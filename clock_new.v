==> flow/design.v <==
module Digital_Clock(
    OneSecClock,                     
    reset,    
      minutes , seconds,hours,months,days
    );
    input  OneSecClock ;  
    input reset;
    output reg[5:0] seconds,minutes;
    output reg [4:0] hours;
    output reg[3:0] months;
     output reg [4:0] days;
    always @(posedge( OneSecClock) or posedge(reset))
    begin
        if(reset == 1'b1) begin   
            seconds <= 4'b0;
            minutes <= 4'b0;
            hours   <= 4'b0; 
            days    <=4'b0;
            months  <=4'b0;
             end
        else if( OneSecClock == 1'b1) begin   
            seconds <= seconds + 1;  
            if(seconds == 59) begin
                seconds <= 0;   
                minutes <= minutes+1;  
                if(minutes == 59) begin  
                   minutes <= 0;   
                    hours <= hours + 1;   
                   if(hours ==  24) begin   
                        hours <= 0;  
                        days <= days+1;end
                      if (days == 30)begin
                         days <= 0;
                         months <= months+1; 
                         if (months == 12)
                           months <=0;
                         end
                    end 
                end
            end     
        end
endmodule
# From RTL to reports: Digital_Clock
# What the tools print for Digital_Clock, step after step.
# Line numbers count from 1 in the design file above.
# Operators carry their Yosys type and port widths (W data, S select, Z words).
# Not given: --
# inputs
top_module	Digital_Clock
clk_port	OneSecClock
library	sky130hd
lib_corner	tt_025C_1v80

# Word level
# Counts by Yosys on the flattened word-level netlist (proc, flatten, opt, wreduce; memories kept). Register bits leave out memories and registers merged into their read ports (data or address). Print and check cells are left out. Cells with the same type and inputs are merged into one.
# word_totals
register_bits	26
# classes
n_addsub	5
n_eq	5
n_mux	6
n_reduce_logical	4
# op_table
operator	n
$mux W5	3
$add A6 B1 Y6 const B	2
$eq A6 B6 Y1 const B	2
$mux W6	2
$add A5 B1 Y5 const B	2
$eq A5 B5 Y1 const B	2
$reduce_and A3 Y1	2
$add A4 B1 Y4 const B	1
$eq A4 B4 Y1 const B	1
$mux W4	1
$reduce_and A2 Y1	1
$reduce_bool A2 Y1	1

# Depth
# Depth = most cells in a row (Yosys ltp): at word level without a register or memory, in the mapped netlist without a sequential cell, where the memories' decode and read muxes count.
# depth
word_depth	3
abc_area	0
mapped_depth	7

# After synthesis
# The flow's flattened synthesis, as Yosys stat reports it; memories are mapped. The netlist is that of the ABC_AREA named above (0 if unset); the other value can give another one.
# Totals and module areas in this step are rounded.
# types
cell_type	n	type_area_um2
sky130_fd_sc_hd__dfrtp_1	26	650.624
sky130_fd_sc_hd__ha_1	8	100.096
sky130_fd_sc_hd__o21ai_0	17	85.082
sky130_fd_sc_hd__nand2_1	16	60.058
sky130_fd_sc_hd__o31ai_1	7	52.55
sky130_fd_sc_hd__nand3_1	9	45.043
sky130_fd_sc_hd__a21oi_1	8	40.038
sky130_fd_sc_hd__and2_1	6	37.536
sky130_fd_sc_hd__inv_1	10	37.536
sky130_fd_sc_hd__o41ai_1	4	35.034
sky130_fd_sc_hd__nor2_1	8	30.029
sky130_fd_sc_hd__mux2_2	2	22.522
sky130_fd_sc_hd__nand4_4	1	21.27
sky130_fd_sc_hd__a31oi_1	3	18.768
sky130_fd_sc_hd__nand3b_1	2	15.014
sky130_fd_sc_hd__nand4_1	2	12.512
sky130_fd_sc_hd__buf_6	1	11.261
sky130_fd_sc_hd__o41a_1	1	11.261
# Not listed: further types 15, cells in them 15.
# mapped
stdcells	146
synth_area_um2	1400
ff_cells	26
buf_cells	3

# Worst setup path after synthesis
# Path of least setup slack by OpenSTA after synthesis, without wires, with an ideal clock, recovery checks aside; 20% of the period is set as input and as output delay. Where synthesis merged equal registers, the netlist keeps one of their names.
# synth_path
path_kind	reg-to-reg
from	register seconds[0]
to	register months[3]
tclk_ns	2.03
arrival_time_ns	1.648
path_slack_ns	0.262
delay_ns	1.768
path_stages	6
path_buffers	0
period_less_setup_slack_ns	1.768
# "delay_ns" = arrival - input delay + setup time.
# "path_stages": output pins that drive a net of the path, with the launching flip-flop's if there is one; two outputs of one cell count as two.
# "period_less_setup_slack_ns" = period - worst setup slack (recovery checks aside). The figure is calculated, with input and output delays left at 20% of the set period.
# Between the ends stands the longest chain of elaborated cells between them, by number of cells; it is not shown to be the way that was timed. Of several equally long chains one is given.
# A line is the first line of the expression or statement that the cell stems from. Yosys adds cells for indexed reads and writes and turns some case tables into memories.
# A register here has more assigning lines than the two given.
# synth_between
path_cell_list	sky130_fd_sc_hd__dfrtp_1 > sky130_fd_sc_hd__ha_1 > sky130_fd_sc_hd__and2_1 > sky130_fd_sc_hd__nand4_4 > sky130_fd_sc_hd__o41a_1 > sky130_fd_sc_hd__a41o_1
elab_chain_cells	2
# synth_lines
element	line_no	text
start: declaration	8	output reg[5:0] seconds,minutes;
start: assignment	15	seconds <= 4'b0;
start: assignment	22	seconds <= seconds + 1;
$eq A6 B6 Y1	23	if(seconds == 59) begin
$reduce_and A3 Y1	--
end: assignment	19	months  <=4'b0;
end: assignment	34	months <= months+1;
end: declaration	10	output reg[3:0] months;

# Worst path after layout
# From the final timing report of job 1: the path of least setup slack in the routed layout; clock arrival at registers is part of the times.
# layout_path
path_kind	reg-to-reg
from	register minutes[1]
to	register months[3]
tclk_ns	1.32
arrival_time_ns	1.72
path_slack_ns	-0.24
path_stages	6
path_buffers	0
# Between the ends stands the longest chain of elaborated cells between them, by number of cells; it is not shown to be the way that was timed. Of several equally long chains one is given.
# A register here has more assigning lines than the two given.
# layout_between
path_cell_list	sky130_fd_sc_hd__dfrtp_1 > sky130_fd_sc_hd__ha_2 > sky130_fd_sc_hd__and3b_2 > sky130_fd_sc_hd__nand4_4 > sky130_fd_sc_hd__o41a_1 > sky130_fd_sc_hd__a41o_1
elab_chain_cells	2
# layout_lines
element	line_no	text
start: declaration	8	output reg[5:0] seconds,minutes;
start: assignment	16	minutes <= 4'b0;
start: assignment	25	minutes <= minutes+1;
$eq A6 B6 Y1	26	if(minutes == 59) begin
$reduce_and A3 Y1	--
end: assignment	19	months  <=4'b0;
end: assignment	34	months <= months+1;
end: declaration	10	output reg[3:0] months;

# Design Digital_Clock on sky130hd. What follows are 2 stored runs of the flow, each under its own settings; their order means nothing. The constraints put input and output delay at 20% of the set period each and load the outputs with 0.01 pF.
# By "worstPathTime_ns" is meant the share of the clock period that the worst setup path is allowed (20% is reserved at inputs, 20% at outputs), minus its slack. Clock arrival times at its registers enter into it.
# Results are given in rounded form.
# A setting shown as n/a is not set for that run.
# A result given as n/a is not shown for that run.
item,job 1,job 2
period_ns,1.32,1.47
CORE_UTILIZATION,25,43
SETUP_SLACK_MARGIN,-0.01,0.06
PLACE_DENSITY,0.66,n/a
CORE_MARGIN,10,10
ABC_AREA,0,n/a
GPL_ROUTABILITY_DRIVEN,1,n/a
CTS_CLUSTER_SIZE,18,n/a
MAX_ROUTING_LAYER,met5,n/a
CAP_MARGIN,20,20
SLEW_MARGIN,20,15
CORE_ASPECT_RATIO,n/a,1.19
CELL_PAD_IN_SITES_GLOBAL_PLACEMENT,n/a,3
CELL_PAD_IN_SITES_DETAIL_PLACEMENT,n/a,0
synth_chip_area_um2,1400,n/a
die_um2,9000,n/a
util_pct,44,n/a
timing.setup.ws_ns,-0.24,n/a
timing.setup.tns_ns,-2.2,n/a
worstPathTime_ns,1.56,n/a
critical_path_kind,reg-to-reg,n/a
# Job 2: no results, placement failed with GPL-0301
